==> flow/design.v <==
`timescale 1ns / 1ps
module clk_divider(
                    input clk,
                    input rst,
                    input [4:0] SW, 
                    output reg clk_div
                    );
                    reg [31:0] count; 
                    always@(posedge clk or posedge rst)
                        begin 
                            if (rst)
                                count <= 0;
                            else 
                                count <= count + 1; 
                        end 
                            always@(posedge clk or posedge rst)
                                begin 
                                if (rst)
                                    clk_div <= 1'b0;
                                 else 
                                    begin 
                                  case (SW)
                                    0:  clk_div <= count[0]; 
                                    1:  clk_div <= count[1]; 
                                    2:  clk_div <= count[2]; 
                                    3:  clk_div <= count[3]; 
                                    4:  clk_div <= count[4]; 
                                    5:  clk_div <= count[5]; 
                                    6:  clk_div <= count[6]; 
                                    7:  clk_div <= count[7]; 
                                    8:  clk_div <= count[8]; 
                                    9:  clk_div <= count[9]; 
                                    10: clk_div <= count[10]; 
                                    11: clk_div <= count[11]; 
                                    12: clk_div <= count[12]; 
                                    13: clk_div <= count[13]; 
                                    14: clk_div <= count[14]; 
                                    15: clk_div <= count[15]; 
                                    16: clk_div <= count[16]; 
                                    17: clk_div <= count[17]; 
                                    18: clk_div <= count[18]; 
                                    19: clk_div <= count[19]; 
                                    20: clk_div <= count[20]; 
                                    21: clk_div <= count[21]; 
                                    22: clk_div <= count[22]; 
                                    23: clk_div <= count[23]; 
                                    24: clk_div <= count[24]; 
                                    25: clk_div <= count[25]; 
                                    26: clk_div <= count[26]; 
                                    27: clk_div <= count[27]; 
                                    28: clk_div <= count[28]; 
                                    29: clk_div <= count[29]; 
                                    30: clk_div <= count[30]; 
                                    31: clk_div <= count[31]; 
                                 default: clk_div <= 1'bZ; 
                                  endcase 
                                  end 
                                end 
endmodule
# Step by step through the tools: clk_divider
# The steps from the RTL of clk_divider to its reports follow in flow order.
# Line numbers count from 1 in the design file above.
# Operators: Yosys type, input widths -> output width; for muxes data width and select width s.
# Not given: n/a
[setup]
top_module = "clk_divider"
clk_port = "clk"
library = "sky130hd"
corner = "tt_025C_1v80"

# Elaborated design
# Yosys after proc, flatten, opt, wreduce and memory -nomap, before mapping. Enables and synchronous resets that opt folds into registers are not counted as muxes. Memory bits, and registers merged into a memory's read port (data or address), are not among the register bits. Print and check cells are not counted. Equal cells are merged and count once.
[word_totals]
word_cells = 36
ff_bits = 33
[classes]
equal = 31
n_addsub = 1
mux = 1
reduce_logical = 1
[op_table]
columns = ["operator", "n"]
rows = [
  ["$eq 5x5->1 const B", 16],
  ["$eq 5x4->1 const B", 8],
  ["$add 32x1->32 const B", 1],
  ["$pmux 1 s32", 1],
  ["$eq 5x3->1 const B", 4],
  ["$eq 5x2->1 const B", 2],
  ["$eq 5x1->1 const B", 1],
  ["$logic_not 5->1", 1],
]

# Logic depth
# Longest topological path by Yosys (ltp), each cell counted once; first at word level (registers and memories cut), then after technology mapping (sequential cells cut; the memories' decode and read muxes count).
[depth]
ltp_word = 2
abc_area = 0
mapped_depth = 7
ltp_nobuf = 6

# Mapped cells and area
# The flow's flattened synthesis, as Yosys stat reports it; memories are mapped. The netlist is that of the ABC_AREA named above (0 if unset); the other value can give another one.
# The area totals of this step are shown rounded.
[synth_totals]
synth_area_um2 = 1790
ffs = 33
buffers = 6
mapped_cells = 177
sequential_area_um2 = 826
[by_type]
columns = ["cell", "n", "area_total_um2"]
rows = [
  ["sky130_fd_sc_hd__dfrtp_1", 33, 825.792],
  ["sky130_fd_sc_hd__xnor2_1", 22, 192.685],
  ["sky130_fd_sc_hd__nand3_1", 14, 70.067],
  ["sky130_fd_sc_hd__xor2_1", 8, 70.067],
  ["sky130_fd_sc_hd__nand2_1", 18, 67.565],
  ["sky130_fd_sc_hd__mux2_2", 4, 45.043],
  ["sky130_fd_sc_hd__nor2_1", 12, 45.043],
  ["sky130_fd_sc_hd__nand4_1", 5, 31.28],
  ["sky130_fd_sc_hd__mux2i_1", 3, 30.029],
  ["sky130_fd_sc_hd__and3_1", 4, 25.024],
  ["sky130_fd_sc_hd__nand3b_1", 3, 22.522],
  ["sky130_fd_sc_hd__a21oi_1", 4, 20.019],
  ["sky130_fd_sc_hd__nor4bb_1", 2, 20.019],
  ["sky130_fd_sc_hd__inv_1", 5, 18.768],
  ["sky130_fd_sc_hd__nand2b_1", 3, 18.768],
  ["sky130_fd_sc_hd__and4_1", 2, 17.517],
  ["sky130_fd_sc_hd__o32ai_1", 2, 17.517],
  ["sky130_fd_sc_hd__a31oi_1", 2, 12.512],
]
# Other cell types: 27; their cells: 31.

# Path before layout
# Path of least setup slack by OpenSTA after synthesis, without wires, with an ideal clock, recovery checks aside; 20% of the period is set as input and as output delay. Where synthesis merged equal registers, the netlist keeps one of their names.
[synth_path]
path_type = "register -> register"
from = "register count[0]"
to = "register count[28]"
driving_pins = 7
launch_ns = 0.000
setup_slack_ns = 0.227
period_ns = 1.84
path_buffers = 0
path_delay_ns = 1.613
arrival_time_ns = 1.534
required_time_ns = 1.761
synth_period_reached_ns = 1.613
# "path_delay_ns" is the arrival time less input delay plus setup time.
# "driving_pins": output pins that drive a net of the path, with the launching flip-flop's if there is one; two outputs of one cell count as two.
# "synth_period_reached_ns" = period - worst setup slack (recovery checks aside). The figure is calculated, with input and output delays left at 20% of the set period.
# The rows between start and end are the longest chain of elaborated cells between them; the timing report does not say that the signal goes this way. Where chains are equally long, one stands for them.
# Each line given opens the expression or statement behind the cell; cells for indexed reads and writes are added by Yosys, which also makes memories of some case tables.
[synth_via]
cell_sequence = "sky130_fd_sc_hd__dfrtp_1 -> sky130_fd_sc_hd__ha_1 -> sky130_fd_sc_hd__and4_1 -> sky130_fd_sc_hd__nand4_1 -> sky130_fd_sc_hd__nand2b_1 -> sky130_fd_sc_hd__nor3_2 -> sky130_fd_sc_hd__xor2_1"
elab_chain_len = 1
[synth_lines]
columns = ["item", "line_no", "text"]
rows = [
  ["start, declared", 8, "reg [31:0] count;"],
  ["start, assigned", 12, "count <= 0;"],
  ["start, assigned", 14, "count <= count + 1;"],
  ["$add 32x1->32", 14, ""],
  ["end, assigned", 12, ""],
  ["end, assigned", 14, ""],
  ["end, declared", 8, ""],
]

# Worst path after layout
# Path of least setup slack in the final report of entry A (OpenROAD, finished layout, wires in). Where an end is a register, its clock arrival counts in the times.
[layout_path]
path_type = "input -> register"
from = "input port SW[3]"
to = "register clk_div"
in_delay_ns = 0.50
required_time_ns = 2.67
period_ns = 2.52
arrival_time_ns = 2.17
launch_ns = 0.50
driving_pins = 6
path_buffers = 1
setup_slack_ns = 0.50
# The rows between start and end are the longest chain of elaborated cells between them; the timing report does not say that the signal goes this way. Where chains are equally long, one stands for them.
# At most two assigning lines are given for a register; there are more.
[layout_via]
cell_sequence = "sky130_fd_sc_hd__clkdlybuf4s50_1 -> sky130_fd_sc_hd__mux2_2 -> sky130_fd_sc_hd__a211oi_1 -> sky130_fd_sc_hd__a21oi_1 -> sky130_fd_sc_hd__nor3_1 -> sky130_fd_sc_hd__o32ai_1"
elab_chain_len = 2
[layout_lines]
columns = ["item", "line_no", "text"]
rows = [
  ["start, declared", 5, "input [4:0] SW,"],
  ["$eq 5x5->1", 22, "case (SW)"],
  ["$pmux 1 s32", 22, ""],
  ["end, assigned", 23, "0:  clk_div <= count[0];"],
  ["end, assigned", 24, "1:  clk_div <= count[1];"],
  ["end, declared", 6, "output reg clk_div"],
]

# clk_divider through Yosys and OpenROAD on sky130hd: 2 stored runs, unordered, with their settings and measured results. The constraints put input and output delay at 20% of the set period each and load the outputs with 0.01 pF.
# "achieved_clock_period_ns" = clock period - worst setup slack. The figure is calculated, with input and output delays left at 20% of the set period.
# "worstPathTime_ns" means the part of the period allowed to the worst setup path (the constraints hold back 20% at inputs and 20% at outputs) less its slack; where the path has registers, the arrival times of their clocks count too.
# "power_uw": no workload was simulated; the value follows from the tool's default switching activity.
# Measured values are rounded.

[[run]]
name = "entry A"
[run.settings]
period_ns = 2.52
CORE_UTILIZATION = 39
PLACE_DENSITY_LB_ADDON = 0.28
CORE_MARGIN = 6
TNS_END_PERCENT = 60
GPL_ROUTABILITY_DRIVEN = 1
CTS_CLUSTER_SIZE = 51
MAX_ROUTING_LAYER = "met5"
CAP_MARGIN = 20
SLEW_MARGIN = 20
[run.results]
final_util_pct = 46.8
synthArea_um2 = 1790
fin_tns_ns = 0.000
achieved_clock_period_ns = 2.023
final_cell_area_um2 = 2050
power_uw = 1020
final_die_area_um2 = 6370
worstPathTime_ns = 1.52
path_kind = "input -> register"
worstSetupSlack_ns = 0.497
holdWs_ns = 0.488

[[run]]
name = "entry B"
[run.settings]
period_ns = 2.03
CORE_UTILIZATION = 49
SETUP_SLACK_MARGIN = 0.49
PLACE_DENSITY_LB_ADDON = 0.26
CORE_MARGIN = 4
ABC_AREA = 1
GPL_TIMING_DRIVEN = 1
GPL_ROUTABILITY_DRIVEN = 0
MAX_ROUTING_LAYER = "met5"
CAP_MARGIN = 20
SLEW_MARGIN = 20
[run.results]
final_die_area_um2 = 5290
achieved_clock_period_ns = 1.498
synthArea_um2 = 2050
power_uw = 1190
worstSetupSlack_ns = 0.532
final_util_pct = 60.1
fin_tns_ns = 0.000
worstPathTime_ns = 1.50
path_kind = "register -> register"
holdWs_ns = 0.502
final_cell_area_um2 = 2420
