==> flow/design.v <==
`timescale 1ns / 1ps
module sdd_gen(
                input [31:0] numStorage,
                input clk,
                input rst,
                output reg [6:0] a_to_g,
                output reg [7:0] an,
                output wire dp
              );
assign dp  = 1'b1; 
wire [2:0] s;
wire [7:0] aen;
reg [19:0] clkdiv; 
reg [3:0] digit;
assign s = clkdiv[19:17]; 
assign aen = 8'b11111111; 
    always@(posedge clk or posedge rst)
        begin 
            if (rst)
                clkdiv <= 0;
            else 
                clkdiv <= clkdiv+1; 
        end 
            always@(aen, s)
                begin 
                    an = 8'b11111111; 
                    if(aen[s] == 1)
                        an[s] = 0;
                end 
            always@(s, numStorage)
               begin 
                case(s)
                    0: digit = numStorage[3 : 0]; 
                    1: digit = numStorage[7 : 4];
                    2: digit = numStorage[11: 8];
                    3: digit = numStorage[15:12]; 
                    4: digit = numStorage[19:16];
                    5: digit = numStorage[23:20];
                    6: digit = numStorage[27:24];
                    7: digit = numStorage[31:28];
              default: digit = 4'bZZZZ;     
                endcase
              end 
always@(digit)
    begin 
        case(digit)
                0: a_to_g = 7'b0000001;
                1: a_to_g = 7'b1001111;
                2: a_to_g = 7'b0010010;
                3: a_to_g = 7'b0000110;
                4: a_to_g = 7'b1001100;
                5: a_to_g = 7'b0100100;
                6: a_to_g = 7'b0100000;
                7: a_to_g = 7'b0001111;
                8: a_to_g = 7'b0000000;
                9: a_to_g = 7'b0000100;
              'hA: a_to_g = 7'b0001000;
              'hB: a_to_g = 7'b1100000;
              'hC: a_to_g = 7'b0110001;
              'hD: a_to_g = 7'b1000010;
              'hE: a_to_g = 7'b0110000;
              'hF: a_to_g = 7'b0111000;
          default: a_to_g = 7'bZZZZZZZ;
        endcase 
    end             
endmodule
Tool chain data of sdd_gen --
What the tools print for sdd_gen, step after step. Line numbers count from 1 in the design file above. Operators carry their Yosys type and port widths (W data, S select, Z words). Library cell names are shortened. The mark n/a stands for no value.
Inputs: design top sdd_gen, clock clk, cell library sky130hd, corner tt_025C_1v80

Word-level counts --
Yosys after proc, flatten, opt, wreduce and memory -nomap, before mapping. Enables and synchronous resets that opt folds into registers are not counted as muxes. Memory bits, and registers merged into a memory's read port (data or address), are not among the register bits. Print and check cells are not counted. Equal cells are merged and count once. Memory sizes are those after Yosys's memory passes, which may raise the word count (mostly to a power of two), join words into wider ones and drop unused or constant bits.
Bit counts: register bits 20, bits in latches 0, bits in writable memories 0, bits in read-only memories 112, word width x clocked read ports 0, memories 1, elaborated cells 19
Cells by class: add/subtract/negate cells 2, $mul 0, div/mod/pow operators 0, magnitude comparators 0, equal/unequal tests 7, shift operators 3, muxes and demuxes 2, bitwise gates (word level) 2, reductions and logical operators 1
Memory list:
- (no name shown) | depth 16, width 7, read ports 1, write ports 0, RTL line 46 | case(digit)
Operator list (count):
- $pmux W4 S8 | 1
- $add A20 B1 Y20 const B | 1
- $shift A1 B4 Y8 const A | 2
- $eq A3 B3 Y1 const B | 4
- $shiftx A8 B3 Y1 const A | 1
- $or A8 B8 Y8 | 1
- $not A8 Y8 | 1
- $mux W8 | 1
- $eq A3 B2 Y1 const B | 2
- $neg A3 Y4 | 1
- $eq A3 B1 Y1 const B | 1
- $logic_not A3 Y1 | 1

Longest topological paths --
Yosys ltp: most cells in a row. Word level: on the elaborated netlist, between registers, memories and ports. Mapped: between sequential cells and ports; inverters and the memories' decode and read muxes count.
Depth: word-level depth 5, ABC_AREA 0, gate-level depth with buffers 12, depth with buffers taken out 11

Synthesis result --
Yosys stat after the flow's synthesis: flattened, memories mapped to cells. It holds for the ABC_AREA given above (unset counts as 0); a run with the other value may have another netlist.
Cells by type:
- dfrtp_1 | count 20, total area 500.48 µm²
- xnor2_1 | count 18, total area 157.651 µm²
- ha_1 | count 12, total area 150.144 µm²
- mux2i_1 | count 7, total area 70.067 µm²
- mux2_2 | count 6, total area 67.565 µm²
- nand3_1 | count 13, total area 65.062 µm²
- nand2_1 | count 14, total area 52.55 µm²
- buf_6 | count 4, total area 45.043 µm²
- a31oi_4 | count 2, total area 42.541 µm²
- inv_1 | count 11, total area 41.29 µm²
- a22oi_1 | count 5, total area 37.536 µm²
- nor2_1 | count 9, total area 33.782 µm²
- o2bb2ai_4 | count 1, total area 27.526 µm²
- o21a_1 | count 3, total area 22.522 µm²
- a21oi_1 | count 4, total area 20.019 µm²
- and2_1 | count 3, total area 18.768 µm²
- and3_1 | count 3, total area 18.768 µm²
- nand4_1 | count 3, total area 18.768 µm²
Not listed: further types 21, cells in them 24.
Mapped netlist: standard cells after synthesis 162, cell area after synthesis 0.001579 mm², area of sequential cells 0.0005005 mm², flip-flop cells 20

Timing after synthesis --
Path of least setup slack by OpenSTA after synthesis, without wires, with an ideal clock, recovery checks aside; 20% of the period is set as input and as output delay. Where synthesis merged equal registers, the netlist keeps one of their names.
Path after synthesis: kind register to output, start register clkdiv[18], end output port a_to_g[5], clock period 2.76 ns, external output delay 0.552 ns, launch time at the first pin 0.000 ns, arrival time 2.245 ns, data required time 2.208 ns, path slack -0.037 ns, path delay 2.245 ns, driving pins on the path 11, synthesis period reached 2.797 ns
"path delay" is the arrival time less input delay plus setup time. At an output port there is no setup time. "driving pins on the path" counts driving pins, that of a launching flip-flop among them; a cell with two outputs on the path counts twice. "synthesis period reached" is the clock period less the worst setup slack; recovery checks do not enter. This is arithmetic on one report: input and output delays are still those of the set period (20% each). Between the ends stands the longest chain of elaborated cells between them, by number of cells; it is not shown to be the way that was timed. Of several equally long chains one is given. A line is the first line of the expression or statement that the cell stems from. Yosys adds cells for indexed reads and writes and turns some case tables into memories. A memory read counts as a cell of the chain, while the word-level depth stops at memories.
On the way, after synthesis: cells stage by stage dfrtp_1 inv_1 ha_1 buf_6 or3_4 buf_6 a31oi_2 inv_1 ha_1 o21ai_1 mux2i_1, length of the longest elaborated chain 3
Ends and longest elaborated chain, after synthesis:
- from (decl) | RTL line 13 | reg [19:0] clkdiv;
- from (assign) | RTL line 20 | clkdiv <= 0;
- from (assign) | RTL line 22 | clkdiv <= clkdiv+1;
- $eq A3 B3 Y1 | RTL line 32 | case(s)
- $pmux W4 S8 | RTL line 32
- $mem_v2 Z16 W7 | RTL line 46 | case(digit)
- to (decl) | RTL line 6 | output reg [6:0] a_to_g,

Timing after layout --
Path of least setup slack in the final report of job 2 (OpenROAD, finished layout, wires in). Where an end is a register, its clock arrival counts in the times.
Path post-layout: kind register to output, start register clkdiv[17], end output port a_to_g[5], clock period 3.08 ns, external output delay 0.62 ns, launch time at the first pin 0.26 ns, arrival time 2.45 ns, data required time 2.46 ns, path slack 0.02 ns, driving pins on the path 10
Between the ends stands the longest chain of elaborated cells between them, by number of cells; it is not shown to be the way that was timed. Of several equally long chains one is given. A memory read counts as a cell of the chain, while the word-level depth stops at memories.
On the way, post-layout: cells stage by stage dfrtp_2 ha_4 or3_4 nand4_1 o21a_2 inv_2 ha_4 o21ai_2 mux2i_1 buf_2, length of the longest elaborated chain 3
Ends and longest elaborated chain, post-layout:
- from (decl) | RTL line 13 | reg [19:0] clkdiv;
- from (assign) | RTL line 20 | clkdiv <= 0;
- from (assign) | RTL line 22 | clkdiv <= clkdiv+1;
- $eq A3 B3 Y1 | RTL line 32 | case(s)
- $pmux W4 S8 | RTL line 32
- $mem_v2 Z16 W7 | RTL line 46 | case(digit)
- to (decl) | RTL line 6 | output reg [6:0] a_to_g,

Subject: flow runs of sdd_gen

Hi,

Measured data: module sdd_gen, platform sky130hd, 2 stored runs of the flow under differing settings, order arbitrary. Input and output delays are each 20% of the period that was set; the output load is 0.01 pF.
By "period reached" is meant the clock period of the run minus its worst setup slack. This is arithmetic on one report: input and output delays are still those of the set period (20% each).
"worst path time" is the time allowed to the run's worst setup path (the clock period less input and output delay, where it has them) less its slack. Clock arrival times count: a late capture clock shortens it, a late launch clock lengthens it.
"total power of the final layout" rests on the timing tool's default activity at the inputs, not on a simulated workload.

[job 1] flow files
==> flow/run.sh <==
#!/bin/bash
# the make line also repeats the synthesis and layout settings of config.mk as NAME=value (left out here)
make -C /OpenROAD-flow-scripts/flow DESIGN_CONFIG=/design/flow/config.mk WORK_HOME=/design/flow/orfs CLKGATE_MAP_FILE= finish
==> flow/config.mk <==
export PLATFORM = sky130hd
export DESIGN_NAME = sdd_gen
export DESIGN_NICKNAME = sdd_gen
export VERILOG_FILES = /design/flow/design.v
export SDC_FILE = /design/flow/constraint.sdc
export NUM_CORES = 4
export LEC_CHECK = 0
export CAP_MARGIN = 25
export CELL_PAD_IN_SITES_DETAIL_PLACEMENT = 2
export CELL_PAD_IN_SITES_GLOBAL_PLACEMENT = 0
export CORE_MARGIN = 2
export CORE_UTILIZATION = 61
export CTS_CLUSTER_DIAMETER = 263
export CTS_CLUSTER_SIZE = 32
export GPL_ROUTABILITY_DRIVEN = 0
export PLACE_DENSITY_LB_ADDON = 0.24
export SLEW_MARGIN = 20
==> flow/constraint.sdc <==
create_clock -name core_clock -period 4.97 [get_ports {clk}]
set_input_delay 0.9940 -clock core_clock [delete_from_list [all_inputs] [get_ports {clk}]]
set_output_delay 0.9940 -clock core_clock [all_outputs]
set_load 0.01 [all_outputs]

[job 1] result: no final report: placement broke off with DPL-0033

[job 2] flow files
==> flow/run.sh <==
#!/bin/bash
# the make line also repeats the synthesis and layout settings of config.mk as NAME=value (left out here)
make -C /OpenROAD-flow-scripts/flow DESIGN_CONFIG=/design/flow/config.mk WORK_HOME=/design/flow/orfs CLKGATE_MAP_FILE= finish
==> flow/config.mk <==
export PLATFORM = sky130hd
export DESIGN_NAME = sdd_gen
export DESIGN_NICKNAME = sdd_gen
export VERILOG_FILES = /design/flow/design.v
export SDC_FILE = /design/flow/constraint.sdc
export NUM_CORES = 4
export LEC_CHECK = 0
export CAP_MARGIN = 20
export CORE_MARGIN = 2
export CORE_UTILIZATION = 40
export SETUP_SLACK_MARGIN = 0.55
export SLEW_MARGIN = 20
==> flow/constraint.sdc <==
create_clock -name core_clock -period 3.08 [get_ports {clk}]
set_input_delay 0.6160 -clock core_clock [delete_from_list [all_inputs] [get_ports {clk}]]
set_output_delay 0.6160 -clock core_clock [all_outputs]
set_load 0.01 [all_outputs]

[job 2] result: total negative setup slack 0.000 ns; full die area 0.0044662 mm²; period reached 3.063 ns; chip area in the Yosys report 0.001579 mm²; worst path time 2.45 ns; kind of the worst setup path register to output; final worst hold slack 0.477 ns; total power of the final layout 0.6642 mW; utilization in the final report 69.5 %; worst slack on setup checks 0.017 ns

Regards
