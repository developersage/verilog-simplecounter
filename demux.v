==> flow/design.v <==
`timescale 1ns / 1ps
module demux(
        input clk,
        input [2:0] bitSW,
        input [3:0] digitSW,
        output reg [31:0] numStorage
    );
    always@ (posedge clk)
    begin
            case(bitSW)
                0: numStorage[3 : 0] = digitSW[3:0];
                1: numStorage[7 : 4] = digitSW[3:0];
                2: numStorage[11: 8] = digitSW[3:0];
                3: numStorage[15:12] = digitSW[3:0];
                4: numStorage[19:16] = digitSW[3:0];
                5: numStorage[23:20] = digitSW[3:0];
                6: numStorage[27:24] = digitSW[3:0];
                7: numStorage[31:28] = digitSW[3:0];
            default:;
            endcase
    end
endmodule
# Reports on demux
# Tool output for the design above, in the order of the flow.
# Line numbers count from 1 in the design file above.
# Library cell names are shortened.
# A cell with n/a has no value.
# setup
design	demux
clock	clk
lib	sky130hd
lib_corner	tt_025C_1v80

# Word level
# Source: Yosys, flattened and elaborated, memories not mapped. Widths are those after wreduce. Registers that Yosys merges into a memory's read port (data or address) are not register bits. Print and check cells do not count. Equal cells are merged and count once.
# bits
register_bits	32
output_inout_bits	32
word_cells	32
# classes
n_eq	7
muxes	8
reduce_and_logical	9
# ops
op	count
7-bit OR reduction	8
4-bit two-way mux	8
3-bit equality test (second input constant)	4
3-bit by 2-bit equality test with 1-bit output (second input constant)	2
3-bit by 1-bit equality test with 1-bit output (second input constant)	1
3-bit zero test	1

# Logic depth
# Longest topological path by Yosys (ltp), each cell counted once; first at word level (registers and memories cut), then after technology mapping (sequential cells cut; the memories' decode and read muxes count).
# logic_depth
ltp_word	2
abc_area	0
mapped_depth	1
ltp_nobuf	1

# Mapped cells and area
# The flow's flattened synthesis, as Yosys stat reports it; memories are mapped. The netlist is that of the ABC_AREA named above (0 if unset); the other value can give another one.
# mapped
stdcells	40
area_um2	1026.0
flip_flops	32
n_buf	0
# types
cell	count	type_area_um2
edfxtp_1	32	960.922
and3b_2	3	30.029
nor3b_1	3	22.522
and3_2	1	7.507
nor3_1	1	5.005

# Timing after synthesis
# OpenSTA on the mapped netlist: ideal clock, no wires. The path of least setup slack (recovery checks aside). Input and output delay are each 20% of the period. Register names are those of the netlist, which keeps one name where synthesis merged equal registers.
# synth_path
path_kind	input to register
start	input bitSW[2]
end	register numStorage[10]
clock_period_ns	1.2
in_delay_ns	0.240
setup_time_ns	0.367
t_arrival_ns	0.636
setup_slack_ns	0.198
path_delay_ns	0.763
driving_pins	1
path_buffers	0
period_less_setup_slack_ns	1.002
# "path_delay_ns" = arrival - input delay + setup time.
# "driving_pins": output pins that drive a net of the path, with the launching flip-flop's if there is one; two outputs of one cell count as two.
# "period_less_setup_slack_ns" is the clock period less the worst setup slack; recovery checks do not enter. This is arithmetic on one report: input and output delays are still those of the set period (20% each).
# Between the ends stands the longest chain of elaborated cells between them, by number of cells; it is not shown to be the way that was timed. Of several equally long chains one is given.
# Each line given opens the expression or statement behind the cell; cells for indexed reads and writes are added by Yosys, which also makes memories of some case tables.
# The path ends at the enable pin of a flip-flop; only ways to that pin are counted.
# synth_via
path_cell_list	nor3b_1
elab_chain_cells	2
cells_between	8
cone_classes	eq/ne (6); reduce/logical (2)
# synth_rtl
item	line_no	text
start, declared	4	input [2:0] bitSW,
3-bit equality test	10	case(bitSW)
7-bit OR reduction	n/a
end, assigned	13	2: numStorage[11: 8] = digitSW[3:0];
end, declared	6	output reg [31:0] numStorage

# Timing after layout
# Path of least setup slack in the final report of stored run 2 (OpenROAD, finished layout, wires in). Where an end is a register, its clock arrival counts in the times.
# layout_path
path_kind	register to output
start	register numStorage[10]
end	output numStorage[10]
clock_period_ns	1.13
out_delay_ns	0.23
t_arrival_ns	0.85
setup_slack_ns	0.06
driving_pins	2
path_buffers	1
# layout_via
path_cell_list	edfxtp_1 buf_2
elab_chain_cells	0
cells_between	0
# layout_rtl
item	line_no	text
start, declared	6	output reg [31:0] numStorage
start, assigned	13	2: numStorage[11: 8] = digitSW[3:0];
end, declared	6

# Record of 2 stored runs of the RTL-to-layout flow on demux, platform sky130hd. The runs are unordered. Constraints: input delay and output delay 20% of the set period each, output load 0.01 pF.
# By "achieved_clock_period_ns" is meant the clock period of the run minus its worst setup slack. This is arithmetic on one report: input and output delays are still those of the set period (20% each).
# "timing.worst_path_ns": the worst setup path's part of the clock period (all of it between registers, 20% less for each end at a port) less its slack. A launch clock that arrives late makes it longer, a capture clock that arrives late makes it shorter.
# "power.total_mw" rests on the timing tool's default activity at the inputs, not on a simulated workload.
# A setting shown as -- is not set for that run.
# Results: -- = not shown.
run	period_ns	CORE_UTILIZATION	SETUP_SLACK_MARGIN	PLACE_DENSITY_LB_ADDON	CELL_PAD_IN_SITES_GLOBAL_PLACEMENT	TNS_END_PERCENT	ABC_AREA	GPL_TIMING_DRIVEN	GPL_ROUTABILITY_DRIVEN	CAP_MARGIN	SLEW_MARGIN	CORE_MARGIN	final_setup_tns_ns	util_frac	synth_chip_area_um2	post_route_stdcell_area_um2	timing.worst_path_ns	critical_path_kind	die_footprint_um2	achieved_clock_period_ns	fin_hold_ws_ns	worst_setup_slack_ns	power.total_mw
stored run 1	0.74	63	-0.03	0.17	0	60	1	0	0	20	0	2	--	--	--	--	--	--	--	--	--	--	--
stored run 2	1.13	40	0.23	--	--	--	--	--	--	20	20	2	0.000	0.572	1026.0	1403.8	0.85	register to output	2986.1	1.072	0.357	0.058	2.111
# Stored run 1: did not finish, placement stopped with DPL-0033
